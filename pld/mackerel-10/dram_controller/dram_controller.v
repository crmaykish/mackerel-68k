==> flow/design.v <==
module dram_controller(
	input CLK,
	input CLK_ALT,
	input RST,
	input AS,
	input LDS,
	input UDS,
	input RW,
	input CS,	 
	input [23:1] ADDR_IN,
	output ADDR_OUT_11,
	output reg [10:0] ADDR_OUT = 11'b0,	 
	output reg RASA = 1'b1,
	output reg RASB = 1'b1,
	output reg CASA0 = 1'b1,
	output reg CASA1 = 1'b1,
	output reg CASB0 = 1'b1,
	output reg CASB1 = 1'b1,
	output reg WRA,
	output reg WRB,
	output reg DTACK_DRAM = 1'b1
);
localparam REFRESH_CYCLE_CNT = 781;
localparam IDLE 				= 4'd0;
localparam RW1					= 4'd1;
localparam RW2					= 4'd2;
localparam RW3					= 4'd3;
localparam RW4					= 4'd4;
localparam RW5					= 4'd5;
localparam REFRESH1 			= 4'd6;
localparam REFRESH2				= 4'd7;
localparam REFRESH3				= 4'd8;
localparam REFRESH4				= 4'd9;
localparam PRECHARGE			= 4'd10;
reg [3:0] state = IDLE;
assign ADDR_OUT_11 = 1'b0;	 
wire BANK_A = ~ADDR_IN[23];	 
reg refresh_request = 1'b0;
reg refresh_ack = 1'b0;
reg [11:0] cycle_count = 12'b0;
always @(posedge CLK_ALT) begin
	if (~RST) cycle_count <= 12'b0;
	else begin
		cycle_count <= cycle_count + 12'b1;
		if (cycle_count == REFRESH_CYCLE_CNT) begin
			refresh_request <= 1'b1;
			cycle_count <= 12'b0;
		end
		if (refresh_ack) refresh_request <= 1'b0;
	end
end
reg AS1 = 1;
reg CS1 = 1;
reg AS2 = 1;
reg CS2 = 1;
always @(posedge CLK_ALT) begin
	AS1 <= AS;
	CS1 <= CS;
	AS2 <= AS1;
	CS2 <= CS1;
end
always @(posedge CLK_ALT) begin
	if (~RST) begin
		state <= IDLE;
		RASA <= 1'b1;
		CASA0 <= 1'b1;
		CASA1 <= 1'b1;
		RASB <= 1'b1;
		CASB0 <= 1'b1;
		CASB1 <= 1'b1;
		WRA <= 1'b1;
		WRB <= 1'b1;
		DTACK_DRAM <= 1'b1;
	end
	else begin
		case (state)
			IDLE: begin
				if (refresh_request) begin
					state <= REFRESH1;
				end
				else if (~CS2 && ~AS2) begin
					state <= RW1;
				end
			end
			RW1: begin
				ADDR_OUT <= ADDR_IN[11:1];
				state <= RW2;
			end
			RW2: begin
				if (BANK_A) RASA <= 1'b0;
				else RASB <= 1'b0;
				state <= RW3;
			end
			RW3: begin
				ADDR_OUT <= ADDR_IN[22:12];
				if (BANK_A) WRA <= RW;
				else WRB <= RW;
				state <= RW4;
			end
			RW4: begin
				if (BANK_A) begin
					CASA0 <= LDS;
					CASA1 <= UDS;
				end
				else begin
					CASB0 <= LDS;
					CASB1 <= UDS;
				end
				state <= RW5;
			end
			RW5: begin
				DTACK_DRAM <= 1'b0;
				if (AS) state <= PRECHARGE;
			end
			REFRESH1: begin
				refresh_ack <= 1'b1;
				CASA0 <= 1'b0;
				CASA1 <= 1'b0;
				CASB0 <= 1'b0;
				CASB1 <= 1'b0;
				WRA <= 1'b1;
				WRB <= 1'b1;
				state <= REFRESH2;
			end
			REFRESH2: begin
				RASA <= 1'b0;
				RASB <= 1'b0;
				state <= REFRESH3;
			end
			REFRESH3: begin
				CASA0 <= 1'b1;
				CASA1 <= 1'b1;
				CASB0 <= 1'b1;
				CASB1 <= 1'b1;
				state <= REFRESH4;
			end
			REFRESH4: begin
				RASA <= 1'b1;
				RASB <= 1'b1;
				state <= PRECHARGE;
			end
			PRECHARGE: begin
				refresh_ack <= 1'b0;
				DTACK_DRAM <= 1'b1;
				RASA <= 1'b1;
				CASA0 <= 1'b1;
				CASA1 <= 1'b1;
				RASB <= 1'b1;
				CASB0 <= 1'b1;
				CASB1 <= 1'b1;
				ADDR_OUT <= 11'b0;
				state <= IDLE;
			end
		endcase
	end
end
endmodule
Reports on dram_controller
The steps from the RTL of dram_controller to its reports follow in flow order.
Lines are those of the file above, counted from 1.
Operators: Yosys type, input widths -> output width; for muxes data width and select width s.
{ "design": {"design": "dram_controller", "clock_port": "CLK_ALT", "lib": "sky130hd", "corner": "tt_025C_1v80"} }

After elaboration
Yosys after proc, flatten, opt, wreduce and memory -nomap, before mapping. Memory bits, and registers merged into a memory's read port (data or address), are not among the register bits. Print and check cells are not counted. Equal cells are merged and count once.
{ "word_totals": {"reg_bits": 42, "latchBits": 0, "ramBits": 0, "mem_bits_ro": 0, "clocked_rd_ports_x_width": 0, "memories": 0, "input_bits": 31, "out_inout_bits": 21, "elab_cells": 88} }
{ "classes": {"n_addsub": 1, "mul": 0, "n_div": 0, "compare": 0, "n_eq": 19, "n_shift": 0, "n_mux": 24, "n_logic": 3, "reduce_logical": 23} }
{ "op_table": {"columns": ["cell", "count"], "rows": [
  ["$pmux 4 s11", 1],
  ["$pmux 11 s3", 1],
  ["$reduce_and 2->1", 9],
  ["$pmux 1 s3", 6],
  ["$eq 4x3->1 const B", 4],
  ["$ne 2x2->1 const B", 7],
  ["$add 12x1->12 const B", 1],
  ["$eq 12x10->1 const B", 1],
  ["$eq 4x4->1 const B", 3],
  ["$mux 4", 3],
  ["$reduce_bool 11->1", 1],
  ["$reduce_bool 3->1", 3],
  ["$mux 1", 9],
  ["$reduce_bool 2->1", 4],
  ["$eq 4x2->1 const B", 2],
  ["$pmux 1 s2", 4],
  ["$reduce_or 2->1", 3],
  ["$eq 4x1->1 const B", 1],
  ["$logic_not 4->1", 1],
  ["$not 1->1", 3],
  ["$ne 3x3->1 const B", 1],
  ["$reduce_and 3->1", 1],
  ["$logic_and 1x1->1", 1]
]} }

Logic depth
Depth = most cells in a row (Yosys ltp): at word level without a register or memory, in the mapped netlist without a sequential cell, where the memories' decode and read muxes count.
{ "logic_depth": {"depth_word": 5, "ABC_AREA": 0, "ltp_mapped": 6, "mapped_depth_nobuf": 5} }

After synthesis
Source: synth_stat.txt of the flow (Yosys; design flattened, memories mapped). It holds for the ABC_AREA given above (unset counts as 0); a run with the other value may have another netlist.
The area totals of this step are shown rounded.
{ "synth_totals": {"stdcells": 207, "yosys_area_um2": 2042, "seqArea_um2": 970.9, "ffs": 42, "buf_cells": 15} }
{ "by_type": {"columns": ["cell", "count", "type_area_um2"], "rows": [
  ["sky130_fd_sc_hd__dfxtp_1", 29, 580.557],
  ["sky130_fd_sc_hd__edfxtp_1", 13, 390.374],
  ["sky130_fd_sc_hd__a22o_1", 11, 96.342],
  ["sky130_fd_sc_hd__nor2_1", 24, 90.086],
  ["sky130_fd_sc_hd__xor2_1", 9, 78.826],
  ["sky130_fd_sc_hd__o21ai_0", 12, 60.058],
  ["sky130_fd_sc_hd__buf_6", 4, 45.043],
  ["sky130_fd_sc_hd__nand3_1", 8, 40.038],
  ["sky130_fd_sc_hd__nand4_1", 6, 37.536],
  ["sky130_fd_sc_hd__o21a_1", 5, 37.536],
  ["sky130_fd_sc_hd__a21oi_1", 7, 35.034],
  ["sky130_fd_sc_hd__nand2_1", 9, 33.782],
  ["sky130_fd_sc_hd__nor2b_1", 5, 31.28],
  ["sky130_fd_sc_hd__o211ai_1", 4, 30.029],
  ["sky130_fd_sc_hd__o41ai_4", 1, 27.526],
  ["sky130_fd_sc_hd__buf_2", 5, 25.024],
  ["sky130_fd_sc_hd__ha_1", 2, 25.024],
  ["sky130_fd_sc_hd__nand2b_1", 4, 25.024]
]} }
Other cell types: 29; their cells: 49.

Path before layout
Path of least setup slack by OpenSTA after synthesis, without wires, with an ideal clock, recovery checks aside; 20% of the period is set as input and as output delay. Where synthesis merged equal registers, the netlist keeps one of their names.
{ "synth_path": {"path_kind": "flip-flop to flip-flop", "startpoint": "register state[0]", "endpoint": "register ADDR_OUT[0]", "tclk_ns": 2.46, "setup_ns": 0.393, "t_first_pin_ns": 0.000, "t_arrival_ns": 1.627, "slack_ns": 0.440, "delay_ns": 2.020, "driving_pins": 5, "synth_period_reached_ns": 2.02} }
"delay_ns" is the arrival time less input delay plus setup time.
"driving_pins": output pins that drive a net of the path, with the launching flip-flop's if there is one; two outputs of one cell count as two.
"synth_period_reached_ns" = period - worst setup slack (recovery checks aside). The figure is calculated, with input and output delays left at 20% of the set period.
Between the ends stands the longest chain of elaborated cells between them, by number of cells; it is not shown to be the way that was timed. Of several equally long chains one is given.
A line is the first line of the expression or statement that the cell stems from. Yosys adds cells for indexed reads and writes and turns some case tables into memories.
A register here has more assigning lines than the two given.
The path ends at the enable pin of a flip-flop; only ways to that pin are counted.
{ "synth_between": {"cell_sequence": "sky130_fd_sc_hd__dfxtp_1 -> sky130_fd_sc_hd__buf_2 -> sky130_fd_sc_hd__clkbuf_1 -> sky130_fd_sc_hd__a21oi_1 -> sky130_fd_sc_hd__nor3_1", "elab_chain_cells": 3, "cells_between": 5, "cone_lines": 1, "cone_classes": "3 x eq/ne; 2 x reduce/logical"} }
{ "synth_lines": {"columns": ["element", "line_no", "text"], "rows": [
  ["start, declared", 35, "reg [3:0] state = IDLE;"],
  ["start, assigned", 64, "state <= IDLE;"],
  ["start, assigned", 79, "state <= REFRESH1;"],
  ["$eq 4x4->1", 76, "case (state)"],
  ["$reduce_bool 3->1", null, null],
  ["$reduce_and 2->1", null, null],
  ["end, assigned", 86, "ADDR_OUT <= ADDR_IN[11:1];"],
  ["end, assigned", 95, "ADDR_OUT <= ADDR_IN[22:12];"],
  ["end, declared", 12, "output reg [10:0] ADDR_OUT = 11'b0,"]
]} }

Path in the finished layout
Path of least setup slack in the final report of run 1 (OpenROAD, finished layout, wires in). Where an end is a register, its clock arrival counts in the times.
{ "layout_path": {"path_kind": "flip-flop to flip-flop", "startpoint": "register state[0]", "endpoint": "register WRA", "tclk_ns": 1.85, "setup_ns": 0.12, "t_first_pin_ns": 0.29, "t_arrival_ns": 1.80, "slack_ns": 0.22, "driving_pins": 6} }
Between the ends stands the longest chain of elaborated cells between them, by number of cells; it is not shown to be the way that was timed. Of several equally long chains one is given.
A register here has more assigning lines than the two given.
{ "layout_between": {"cell_sequence": "sky130_fd_sc_hd__dfxtp_1 -> sky130_fd_sc_hd__and4bb_2 -> sky130_fd_sc_hd__buf_4 -> sky130_fd_sc_hd__nor2b_1 -> sky130_fd_sc_hd__mux2i_1 -> sky130_fd_sc_hd__o211ai_1", "elab_chain_cells": 3, "cells_between": 6, "cone_lines": 1, "cone_classes": "3 x eq/ne; 1 x mux; 2 x reduce/logical"} }
{ "layout_lines": {"columns": ["element", "line_no", "text"], "rows": [
  ["start, declared", 35, "reg [3:0] state = IDLE;"],
  ["start, assigned", 64, "state <= IDLE;"],
  ["start, assigned", 79, "state <= REFRESH1;"],
  ["$eq 4x3->1", 76, "case (state)"],
  ["$reduce_bool 2->1", null, null],
  ["$reduce_and 2->1", null, null],
  ["end, assigned", 71, "WRA <= 1'b1;"],
  ["end, assigned", 96, "if (BANK_A) WRA <= RW;"],
  ["end, declared", 19, "output reg WRA,"]
]} }

Add stored flow runs of dram_controller

Measured results for dram_controller: 2 stored runs of the Yosys and OpenROAD flow on sky130hd. The settings differ; the order carries no meaning. The constraints put input and output delay at 20% of the set period each and load the outputs with 0.01 pF.
"achieved_clock_period_ns": clock period set for the run, less the worst setup slack. It is reckoned from that one timing run; input and output delays stay at 20% of the period that was set.
"timing.worst_path_ns" means the part of the period allowed to the worst setup path (the constraints hold back 20% at inputs and 20% at outputs) less its slack; where the path has registers, the arrival times of their clocks count too.
By "final_power_w" is meant OpenSTA's value without simulated activity: inputs other than the clock are taken to toggle once in ten clock periods, and the tool carries that through the logic.
The measured numbers are rounded.
[
  {
    "run": "run 1",
    "settings": { "period_ns": 1.85, "CAP_MARGIN": 20, "CORE_MARGIN": 2, "CORE_UTILIZATION": 40, "SLEW_MARGIN": 20 },
    "results": { "tns_setup_ns": 0.000, "final_hold_ws_ns": 0.332, "final_power_w": 0.002995, "timing.worst_path_ns": 1.63, "critical_path_kind": "flip-flop to flip-flop", "worstSetupSlack_ns": 0.218, "achieved_clock_period_ns": 1.632, "post_route_stdcell_area_um2": 2744, "synth_area_um2": 2042, "die_um2": 5693, "fin_util_pct": 54.8 }
  },
  {
    "run": "run 2",
    "settings": { "period_ns": 1.9, "CORE_UTILIZATION": 69, "SETUP_SLACK_MARGIN": 0.34, "PLACE_DENSITY_LB_ADDON": 0.23, "CORE_MARGIN": 5, "CELL_PAD_IN_SITES_GLOBAL_PLACEMENT": 2, "TNS_END_PERCENT": 100, "ABC_AREA": 1, "GPL_ROUTABILITY_DRIVEN": 1, "CTS_CLUSTER_DIAMETER": 332, "CAP_MARGIN": 20, "SLEW_MARGIN": 20 },
    "outcome": "stopped before the end: placement reported FLW-0024"
  }
]
