==> flow/design.v <==
`default_nettype none
module timer #(
    parameter integer CLK_HZ = 75_600_000    
) (
    input  wire       clk,
    input  wire       rst_n,
    input  wire       cs_n,
    input  wire [2:0] reg_addr,    
    input  wire       rwn,
    input  wire       ds_n,
    input  wire [7:0] data_in,
    output reg  [7:0] data_out,
    output wire       dtack_n,
    output wire       irq           
);
    localparam [2:0] REG_CTRL   = 3'd0;    
    localparam [2:0] REG_STATUS = 3'd1;    
    localparam integer DIV_10  = CLK_HZ/10  - 1;
    localparam integer DIV_25  = CLK_HZ/25  - 1;
    localparam integer DIV_50  = CLK_HZ/50  - 1;
    localparam integer DIV_100 = CLK_HZ/100 - 1;
    localparam integer CW = $clog2(DIV_10 + 1);
    reg            enable;
    reg  [1:0]     freq;
    reg  [CW-1:0]  count;
    reg            pending;
    reg  [CW-1:0]  reload;
    always @(*) begin
        case (freq)
            2'd0:    reload = DIV_10 [CW-1:0];
            2'd1:    reload = DIV_25 [CW-1:0];
            2'd2:    reload = DIV_50 [CW-1:0];
            default: reload = DIV_100[CW-1:0];
        endcase
    end
    assign dtack_n = cs_n;
    wire wr      = ~cs_n & ~rwn & ~ds_n;             
    wire wr_ctrl = wr & (reg_addr == REG_CTRL);
    wire wr_ack  = wr & (reg_addr == REG_STATUS);
    always @(*) begin
        case (reg_addr)
            REG_CTRL:   data_out = {2'b00, freq, 3'b000, enable};
            REG_STATUS: data_out = {7'b0, pending};
            default:    data_out = 8'h00;
        endcase
    end
    assign irq = pending;
    always @(posedge clk or negedge rst_n) begin
        if (!rst_n) begin
            enable  <= 1'b0;
            freq    <= 2'd3;             
            count   <= {CW{1'b0}};
            pending <= 1'b0;
        end else begin
            if (enable) begin
                if (count >= reload) begin
                    count   <= {CW{1'b0}};
                    pending <= 1'b1;        
                end else begin
                    count <= count + 1'b1;
                end
            end else begin
                count <= {CW{1'b0}};
            end
            if (wr_ack)
                pending <= 1'b0;
            if (wr_ctrl) begin
                enable <= data_in[0];
                freq   <= data_in[5:4];
                if (!data_in[0]) begin
                    count   <= {CW{1'b0}};
                    pending <= 1'b0;
                end
            end
        end
    end
endmodule
`default_nettype wire
# == Step by step through the tools: timer ==
# What the tools print for timer, step after step.
# Lines are those of the file above, counted from 1.
# The mark -- stands for no value.
# inputs
design,timer
clk_port,clk
lib,sky130hd
corner,tt_025C_1v80

# == Elaborated design ==
# Counts by Yosys on the flattened word-level netlist (proc, flatten, opt, wreduce; memories kept). Register bits leave out memories and registers merged into their read ports (data or address); mux counts leave out enables and synchronous resets folded into registers. Print and check cells are left out. Cells with the same type and inputs are merged into one.
# word_totals
regBits,27
out_inout_bits,10
inputBits,16
elab_cells,29
# op_classes
n_addsub,1
n_cmp,1
reduce_and_logical,2
eq_ne,3
bitwise,7
mux,11
# op_table
op,n
two-way mux 23 bit,4
case mux 23 bit (select 3 bit),1
adder 23 x 1 -> 23 bit (second input constant),1
>= comparator 23 bit,1
case mux 6 bit (select 2 bit),1
two-way mux 1 bit,5
AND 1 bit,4
inverter 1 bit,3
equality test 3 x 1 -> 1 bit (second input constant),1
logical NOT 3 bit,1
equality test 2 x 1 -> 1 bit (second input constant),1
equality test 2 bit (second input constant),1
logical NOT 2 bit,1

# == Depth ==
# Depth = most cells in a row (Yosys ltp): at word level without a register or memory, in the mapped netlist without a sequential cell, where the memories' decode and read muxes count.
# logic_depth
ltp_word,8
abc_area,0
depth_mapped,10
depth_no_buf,9

# == Mapped cells and area ==
# Source: synth_stat.txt of the flow (Yosys; design flattened, memories mapped). It holds for the ABC_AREA given above (unset counts as 0); a run with the other value may have another netlist.
# mapped
cells,185
ffs,27
area_mm2,0.0018455
seq_area_mm2,0.0006782
buf_cells,11
# by_type
cell_type,n,area_total_um2
sky130_fd_sc_hd__dfrtp_1,25,625.6
sky130_fd_sc_hd__ha_1,20,250.24
sky130_fd_sc_hd__xor2_1,16,140.134
sky130_fd_sc_hd__nor2_1,20,75.072
sky130_fd_sc_hd__nand4_1,9,56.304
sky130_fd_sc_hd__nand3_1,11,55.053
sky130_fd_sc_hd__dfstp_2,2,52.55
sky130_fd_sc_hd__nor2_2,8,50.048
sky130_fd_sc_hd__buf_4,6,45.043
sky130_fd_sc_hd__and4_1,5,43.792
sky130_fd_sc_hd__xnor2_1,5,43.792
sky130_fd_sc_hd__inv_1,10,37.536
sky130_fd_sc_hd__mux2_2,3,33.782
sky130_fd_sc_hd__a21oi_1,5,25.024
sky130_fd_sc_hd__nand4b_4,1,23.773
sky130_fd_sc_hd__buf_6,2,22.522
sky130_fd_sc_hd__nand2_1,6,22.522
sky130_fd_sc_hd__o31ai_4,1,21.27
# Not listed: further types 23, cells in them 30.

# == Worst setup path after synthesis ==
# Source: OpenSTA report_checks on the synthesized netlist (no wires, ideal clock, input and output delay 20% of the period each), path of least setup slack; recovery checks are left aside. Register names are those of the netlist, which keeps one name where synthesis merged equal registers.
# synth_path
path_kind,flip-flop to flip-flop
startpoint,register freq[0]
endpoint,register count[15]
required_time_ps,3901
t_arrival_ps,2323
tclk_ps,3970
path_buffers,1
setup_slack_ps,1578
driving_pins,10
delay_ps,2392
setup_ps,69
launch_ps,0
period_less_setup_slack_ps,2392
# "delay_ps" is the arrival time less input delay plus setup time.
# "driving_pins" counts driving pins, that of a launching flip-flop among them; a cell with two outputs on the path counts twice.
# "period_less_setup_slack_ps" = period - worst setup slack (recovery checks aside). The figure is calculated, with input and output delays left at 20% of the set period.
# The rows between start and end are the longest chain of elaborated cells between them; the timing report does not say that the signal goes this way. Where chains are equally long, one stands for them.
# A line is the first line of the expression or statement that the cell stems from. Yosys adds cells for indexed reads and writes and turns some case tables into memories.
# A register here has more assigning lines than the two given.
# synth_between
cell_sequence,sky130_fd_sc_hd__dfstp_2 > sky130_fd_sc_hd__ha_1 > sky130_fd_sc_hd__inv_1 > sky130_fd_sc_hd__ha_1 > sky130_fd_sc_hd__and3_4 > sky130_fd_sc_hd__o311a_1 > sky130_fd_sc_hd__o31ai_4 > sky130_fd_sc_hd__nand4b_4 > sky130_fd_sc_hd__buf_6 > sky130_fd_sc_hd__nor2_2
elab_chain_cells,7
cells_between,9
cone_lines,5
classes_between,compare: 1; eq/ne: 2; mux: 5; reduce/logical: 1
# synth_rtl
element,line,rtl
from (decl),24,reg  [1:0]     freq;
from (assign),51,freq    <= 2'd3;
from (assign),69,freq   <= data_in[5:4];
equality test 2 bit,29,case (freq)
case mux 23 bit (select 3 bit),29,
>= comparator 23 bit,56,if (count >= reload) begin
two-way mux 23 bit,56,
two-way mux 23 bit,55,if (enable) begin
two-way mux 23 bit,70,if (!data_in[0]) begin
two-way mux 23 bit,67,if (wr_ctrl) begin
to (assign),60,count <= count + 1'b1;
to (assign),63,count <= {CW{1'b0}};
to (decl),25,reg  [CW-1:0]  count;

# == Worst path after layout ==
# Path of least setup slack in the final report of flow run A (OpenROAD, finished layout, wires in). Where an end is a register, its clock arrival counts in the times.
# The path's times are printed in steps of 10 ps; the period is the one set.
# layout_path
path_kind,flip-flop to flip-flop
startpoint,register freq[0]
endpoint,register count[22]
t_arrival_ps,2660
tclk_ps,2340
setup_slack_ps,-150
driving_pins,11
path_buffers,1
launch_ps,270
setup_ps,100
required_time_ps,2510
# The rows between start and end are the longest chain of elaborated cells between them; the timing report does not say that the signal goes this way. Where chains are equally long, one stands for them.
# A register here has more assigning lines than the two given.
# layout_between
cell_sequence,sky130_fd_sc_hd__dfstp_2 > sky130_fd_sc_hd__inv_2 > sky130_fd_sc_hd__ha_4 > sky130_fd_sc_hd__inv_2 > sky130_fd_sc_hd__ha_4 > sky130_fd_sc_hd__and4_4 > sky130_fd_sc_hd__nand4_1 > sky130_fd_sc_hd__a211o_1 > sky130_fd_sc_hd__nand4b_4 > sky130_fd_sc_hd__buf_12 > sky130_fd_sc_hd__nor2_1
elab_chain_cells,7
cells_between,9
cone_lines,5
classes_between,compare: 1; eq/ne: 2; mux: 5; reduce/logical: 1
# layout_rtl
element,line,rtl
from (decl),24,reg  [1:0]     freq;
from (assign),51,freq    <= 2'd3;
from (assign),69,freq   <= data_in[5:4];
equality test 2 bit,29,case (freq)
case mux 23 bit (select 3 bit),29,
>= comparator 23 bit,56,if (count >= reload) begin
two-way mux 23 bit,56,
two-way mux 23 bit,55,if (enable) begin
two-way mux 23 bit,70,if (!data_in[0]) begin
two-way mux 23 bit,67,if (wr_ctrl) begin
to (assign),60,count <= count + 1'b1;
to (assign),63,count <= {CW{1'b0}};
to (decl),25,reg  [CW-1:0]  count;

# Module timer, platform sky130hd: 2 stored runs of the flow (Yosys, OpenROAD) with differing settings, in no particular order. Input and output delays are each 20% of the period that was set; the output load is 0.01 pF.
# "achievedPeriod_ps" is the run's clock period less its worst setup slack. It is reckoned from that one timing run; input and output delays stay at 20% of the period that was set.
# "worst_path_ps" = time allowed to the worst setup path (clock period - input delay - output delay, where it has them) - its slack; a late launch clock adds to it, a late capture clock takes from it.
# "worst_path_ps" is known to 10 ps.
# Settings: -- = not set for that run.
run name,period_ns,CORE_UTILIZATION,SETUP_SLACK_MARGIN,PLACE_DENSITY_LB_ADDON,CORE_ASPECT_RATIO,CORE_MARGIN,ABC_AREA,GPL_ROUTABILITY_DRIVEN,CTS_CLUSTER_DIAMETER,CAP_MARGIN,SLEW_MARGIN,MIN_ROUTING_LAYER,MAX_ROUTING_LAYER,final_cell_area_mm2,worst_path_ps,worst_path_kind,post_route_util_pct,achievedPeriod_ps,setupTns_ps,total_die_area_mm2,worst_setup_slack_ps,ws_hold_ps,synthArea_mm2
flow run A,2.34,20,0.56,0.15,0.54,5,0,1,150,25,30,met2,met4,0.0023785,2490,flip-flop to flip-flop,26.8,2490,-3060,0.0113406,-150,484,0.0018455
flow run B,2.8,40,0.65,--,--,2,--,--,--,20,20,--,--,0.0022184,2430,flip-flop to flip-flop,50.3,2427,0,0.0051732,373,477,0.0018455
